==> flow/design.v <==
module lifo #(
  parameter DWIDTH = 8,
  parameter AWIDTH = 3
)(
  input                     clk_i,
  input                     srst_i,
  input                     wrreq_i,
  input                     rdreq_i,
  input        [DWIDTH-1:0] data_i,
  output logic              empty_o,
  output logic              full_o,
  output logic [AWIDTH:0]   usedw_o,
  output logic [DWIDTH-1:0] q_o  
);
logic              wren; 
logic [AWIDTH-1:0] rdpntr;
logic [AWIDTH-1:0] wrpntr;
ram_memory #(
  .DWIDTH   ( DWIDTH ),
  .AWIDTH   ( AWIDTH )
) ram_mem   (
  .clk_i    ( clk_i  ),
  .srst_i   ( srst_i ), 
  .wren_i   ( wren   ),   
  .rdpntr_i ( rdpntr ),
  .wrpntr_i ( wrpntr ),
  .data_i   ( data_i ),
  .q_o      ( q_o    )
);
pntr_logic    #(
  .AWIDTH      ( AWIDTH )
) pntr_logic_1 (
  .clk_i       ( clk_i   ),
  .srst_i      ( srst_i  ),
  .wrreq_i     ( wrreq_i ),
  .rdreq_i     ( rdreq_i ),
  .wren_o      ( wren    ),
  .rdpntr_o    ( rdpntr  ),
  .wrpntr_o    ( wrpntr  ),
  .empty_o     ( empty_o ),
  .full_o      ( full_o  ),
  .usedw_o     ( usedw_o )
);
endmodule
module lifo_wrap #(
  parameter DWIDTH = 8,
  parameter AWIDTH = 3
)
(
  input                     clk_i,
  input                     srst_i,
  input                     wrreq_i,
  input                     rdreq_i,
  input        [DWIDTH-1:0] data_i,
  output logic              empty_o,
  output logic              full_o,
  output logic [AWIDTH:0]   usedw_o,
  output logic [DWIDTH-1:0] q_o
);
logic              srst_i_wrap;
logic              wrreq_i_wrap;
logic              rdreq_i_wrap;
logic [DWIDTH-1:0] data_i_wrap;
logic              empty_o_wrap;
logic              full_o_wrap;
logic [AWIDTH:0]   usedw_o_wrap;
logic [DWIDTH-1:0] q_o_wrap;
lifo #(
  .DWIDTH  ( DWIDTH       ),
  .AWIDTH  ( AWIDTH       )
) lifo_1   (
  .clk_i   ( clk_i        ),
  .srst_i  ( srst_i_wrap  ),
  .wrreq_i ( wrreq_i_wrap ),
  .rdreq_i ( rdreq_i_wrap ),
  .data_i  ( data_i_wrap  ),
  .empty_o ( empty_o_wrap ),
  .full_o  ( full_o_wrap  ),
  .usedw_o ( usedw_o_wrap ),
  .q_o     ( q_o_wrap     )
);
always_ff @( posedge clk_i )
  begin
    srst_i_wrap  <= srst_i;
    wrreq_i_wrap <= wrreq_i;
    rdreq_i_wrap <= rdreq_i;
    data_i_wrap  <= data_i;
    empty_o      <= empty_o_wrap;
    full_o       <= full_o_wrap;
    usedw_o      <= usedw_o_wrap;
    q_o          <= q_o_wrap;
  end
endmodule 
module pntr_logic #(
  parameter AWIDTH = 4
)(
  input                     clk_i,
  input                     srst_i,
  input                     wrreq_i,
  input                     rdreq_i,
  output logic              wren_o,
  output logic [AWIDTH-1:0] rdpntr_o, 
  output logic [AWIDTH-1:0] wrpntr_o,
  output logic              empty_o,
  output logic              full_o,
  output logic [AWIDTH:0]   usedw_o
);
logic [AWIDTH-1:0] top;  
logic [AWIDTH-1:0] top_succ_wr;
logic [AWIDTH-1:0] top_succ_rd;
logic [AWIDTH-1:0] top_succ;
logic [AWIDTH-1:0] top_next;
logic [AWIDTH-1:0] rdpntr; 
logic [AWIDTH-1:0] wrpntr;
logic [AWIDTH:0]   usedw;
logic [AWIDTH:0]   usedw_next;
logic              empty;
logic              empty_next;
logic              full;
logic              full_next;
assign full_o   = full;
assign empty_o  = empty;
assign usedw_o  = usedw;
assign rdpntr_o = rdpntr;
assign wrpntr_o = wrpntr;
assign wren_o = wrreq_i & (~full_o);  
assign rdpntr = top - '1;
assign wrpntr = top;
always_ff @( posedge clk_i )
  begin
    if( srst_i )
      begin
        top   <= '0;
        empty <= '1;
        full  <= '0;
        usedw <= '0;
      end
    else
      begin
        top   <= top_next;
        empty <= empty_next;
        full  <= full_next;
        usedw <= usedw_next;
      end
  end
always_comb
  begin
    top_next    = top;
    top_succ_wr = top + '1;
    top_succ_rd = top - '1;
    empty_next = empty;
    full_next  = full;
    usedw_next = usedw;
    if( wrreq_i && !full)
      begin
        top_next   = top_succ_wr;
        usedw_next = usedw + 1'b1;
        empty_next = '0;
        if( top_succ_wr == '0 )
          full_next = '1;
      end
    else if( rdreq_i && !empty )
      begin
        top_next   = top_succ_rd;
        usedw_next = usedw - 1'b1;
        full_next  = '0;
        if( top_succ_rd == '0 )
          empty_next = '1;
      end
  end
endmodule
module ram_memory #(
  parameter DWIDTH = 8,
  parameter AWIDTH = 4
)(
  input                     clk_i,
  input                     srst_i, 
  input                     wren_i,   
  input        [AWIDTH-1:0] rdpntr_i,
  input        [AWIDTH-1:0] wrpntr_i,
  input        [DWIDTH-1:0] data_i,
  output logic [DWIDTH-1:0] q_o
);
(* ramstyle = "M10K, no_rw_check" *) logic [DWIDTH-1:0] mem [0:2**AWIDTH-1];
assign q_o = mem[rdpntr_i];
always_ff @( posedge clk_i )
  begin
    if( wren_i )
      mem[wrpntr_i] <= data_i;
  end
endmodule
Tool chain data of lifo_wrap

What the tools print for lifo_wrap, step after step.
Lines are those of the file above, counted from 1.
Cell names lack the library's common part.
A cell with - has no value.

Top module: lifo_wrap
Clock: clk_i
Cell library: sky130hd
Corner: tt_025C_1v80

After elaboration

Yosys after proc, flatten, opt, wreduce and memory -nomap, before mapping. Memory bits, and registers merged into a memory's read port (data or address), are not among the register bits. Print and check cells are not counted. Equal cells are merged and count once.
Memory sizes are those after Yosys's memory passes, which may raise the word count (mostly to a power of two), join words into wider ones and drop unused or constant bits.

Clocked read ports x word width: 8
Output and inout port bits: 14
Bits in registers: 26
Memory bits (read-only): 0
Memory cells: 1
RAM bits: 64
Latch bits: 0

Shift-type cells: 0
Reduce/logical cells: 10
Eq/ne operators: 1
Multipliers: 0
Order comparisons: 0
Multiplexer cells: 13
Bitwise operators: 2
Divide/modulo/power cells: 0
$add $sub $neg: 4

Memories:

| memory             | words | bits a word | read ports | write ports | RTL line | text |
| lifo_1.ram_mem.mem | 8     | 8           | 1          | 1           | 184      | `(* ramstyle = "M10K, no_rw_check" *) logic [DWIDTH-1:0] mem [0:2**AWIDTH-1];` |

Operators by type and width:

| kind                                                        | number |
| 3-bit 2-to-1 mux                                            | 3 |
| 8-bit 2-to-1 mux                                            | 1 |
| 4-bit 2-to-1 mux                                            | 2 |
| 1-bit 2-to-1 mux                                            | 7 |
| 3-bit zero test                                             | 2 |
| 2-bit AND reduction                                         | 2 |
| 2-bit nonzero test                                          | 2 |
| 4-bit by 1-bit adder with 4-bit output with constant B      | 1 |
| 4-bit by 1-bit subtractor with 4-bit output with constant B | 1 |
| 3-bit adder with constant B                                 | 1 |
| 3-bit subtractor with constant B                            | 1 |
| 1-bit logical AND                                           | 2 |
| 1-bit zero test                                             | 2 |
| 2-bit by 1-bit != test with 1-bit output with constant B    | 1 |
| 1-bit bitwise AND                                           | 1 |
| 1-bit inverter                                              | 1 |

Depth

Depth = most cells in a row (Yosys ltp): at word level without a register or memory, in the mapped netlist without a sequential cell, where the memories' decode and read muxes count.

Depth after elaboration: 5
ABC_AREA: 0
Gate-level depth with buffers: 8

After synthesis

The flow's flattened synthesis, as Yosys stat reports it; memories are mapped. The netlist is that of the ABC_AREA named above (0 if unset); the other value can give another one.
The area totals of this step are shown rounded.

Cell types:

| cell type | number |
| edfxtp_1  | 64 |
| dfxtp_1   | 34 |
| mux4_2    | 13 |
| mux4_1    | 3 |
| ha_1      | 6 |
| mux2_2    | 4 |
| mux2_4    | 3 |
| nor2_1    | 11 |
| nand2_1   | 8 |
| xor2_4    | 1 |
| xnor2_1   | 3 |
| nor3_1    | 5 |
| buf_4     | 3 |
| nor2_8    | 1 |
| inv_1     | 4 |
| nor4b_2   | 1 |
| a31oi_1   | 2 |
| and4bb_1  | 1 |

Other cell types: 19; their cells: 24.

Cell count: 191
Area of sequential cells: 2602 µm²
Mapped area: 3550 µm²
Flip-flop cells: 98

By module: a second synthesis without flattening, with its own total; a netlist apart from the flattened one above.

Cells (unflattened synthesis): 188
Area (unflattened synthesis): 3588 µm²

Each row is one instance without its submodules.

Modules:

| module                 | instances | cells | area (µm²) |
| ram_memory             | 1         | 106   | 2531 |
| pntr_logic #(AWIDTH=3) | 1         | 57    | 556.8 |
| lifo_wrap              | 1         | 25    | 500.5 |
| lifo                   | 1         | 0     | 0.0 |

Path before layout

Source: OpenSTA report_checks on the synthesized netlist (no wires, ideal clock, input and output delay 20% of the period each), path of least setup slack; recovery checks are left aside. Register names are those of the netlist, which keeps one name where synthesis merged equal registers.

Kind: register to register
Start point: reg lifo_1.pntr_logic_1.top[0]
End point: reg q_o[3]
Delay of the path: 2.037 ns
Path slack: 0.363 ns
Driving pins on the path: 8
Data required time: 2.279 ns
Data arrival time: 1.916 ns
Clock period: 2.4 ns
Path buffers: 3
Synthesis period reached: 2.037 ns

"delay of the path" = arrival - input delay + setup time.
"driving pins on the path": output pins that drive a net of the path, with the launching flip-flop's if there is one; two outputs of one cell count as two.
"synthesis period reached" is the clock period less the worst setup slack; recovery checks do not enter. This is arithmetic on one report: input and output delays are still those of the set period (20% each).
Between the ends stands the longest chain of elaborated cells between them, by number of cells; it is not shown to be the way that was timed. Of several equally long chains one is given.
Each line given opens the expression or statement behind the cell; cells for indexed reads and writes are added by Yosys, which also makes memories of some case tables.

Cells stage by stage: dfxtp_1 -> buf_4 -> inv_1 -> ha_1 -> buf_2 -> buf_2 -> mux4_2 -> mux2_4
Length of the longest elaborated chain: 1
Elaborated cells between the ends (all ways): 1
Those cells by class: add/sub (1)

Ends and longest elaborated chain, after synthesis:

| what             | RTL line | text |
| from (decl)      | 108      | `logic [AWIDTH-1:0] top;` |
| from (assign)    | 133      | `top   <= '0;` |
| from (assign)    | 140      | `top   <= top_next;` |
| 3-bit subtractor | 127      | `assign rdpntr = top - '1;` |
| to (decl)        | 58       | `output logic [DWIDTH-1:0] q_o` |

Path in the finished layout

From the final timing report of flow run A: the path of least setup slack in the routed layout; clock arrival at registers is part of the times.

Kind: register to register
Start point: reg lifo_1.pntr_logic_1.top[1]
End point: reg q_o[7]
Path slack: 1.02 ns
Path buffers: 0
Driving pins on the path: 5
Data required time: 3.51 ns
Clock period: 3.27 ns
Data arrival time: 2.49 ns

Between the ends stands the longest chain of elaborated cells between them, by number of cells; it is not shown to be the way that was timed. Of several equally long chains one is given.

Cells stage by stage: dfxtp_1 -> inv_1 -> ha_1 -> mux4_2 -> mux2_2
Length of the longest elaborated chain: 1
Elaborated cells between the ends (all ways): 1
Those cells by class: add/sub (1)

Ends and longest elaborated chain, after layout:

| what             | RTL line | text |
| from (decl)      | 108      | `logic [AWIDTH-1:0] top;` |
| from (assign)    | 133      | `top   <= '0;` |
| from (assign)    | 140      | `top   <= top_next;` |
| 3-bit subtractor | 127      | `assign rdpntr = top - '1;` |
| to (decl)        | 58       | `output logic [DWIDTH-1:0] q_o` |

Appendix: measured runs

Below are 2 stored runs of the flow (Yosys, OpenROAD; platform sky130hd) on lifo_wrap, each with its settings and what was measured, unordered. Constraints: input delay and output delay 20% of the set period each, output load 0.01 pF.
By "time on the worst setup path" is meant the share of the clock period that the worst setup path is allowed (20% is reserved at inputs, 20% at outputs), minus its slack. Clock arrival times at its registers enter into it.
"total power after layout": no workload was simulated; the value follows from the tool's default switching activity.
The measured numbers are rounded.
Among the settings, - means not set for that run.

| name                                      | flow run A           | flow run B           |
| period_ns                                 | 3.27                 | 2.04                 |
| CORE_UTILIZATION                          | 51                   | 23                   |
| SETUP_SLACK_MARGIN                        | -0.03                | -                    |
| PLACE_DENSITY_LB_ADDON                    | 0.12                 | -                    |
| CELL_PAD_IN_SITES_DETAIL_PLACEMENT        | 1                    | -                    |
| GPL_ROUTABILITY_DRIVEN                    | 1                    | -                    |
| CTS_CLUSTER_SIZE                          | 33                   | -                    |
| CTS_CLUSTER_DIAMETER                      | 314                  | -                    |
| SLEW_MARGIN                               | 0                    | 20                   |
| MAX_ROUTING_LAYER                         | met5                 | -                    |
| CAP_MARGIN                                | 20                   | 20                   |
| CORE_MARGIN                               | 2                    | 2                    |
| area of the synthesized netlist (µm²)     | 3550                 | 3550                 |
| total die area (µm²)                      | 7643                 | 16440                |
| utilization after layout (%)              | 61.2                 | 29.0                 |
| setup slack of the worst path (ns)        | 1.024                | 0.227                |
| total negative slack on setup checks (ns) | 0.000                | 0.000                |
| lowest hold slack (ns)                    | 0.385                | 0.365                |
| total power after layout (W)              | 0.002851             | 0.004797             |
| time on the worst setup path (ns)         | 2.25                 | 1.81                 |
| worst path kind                           | register to register | register to register |
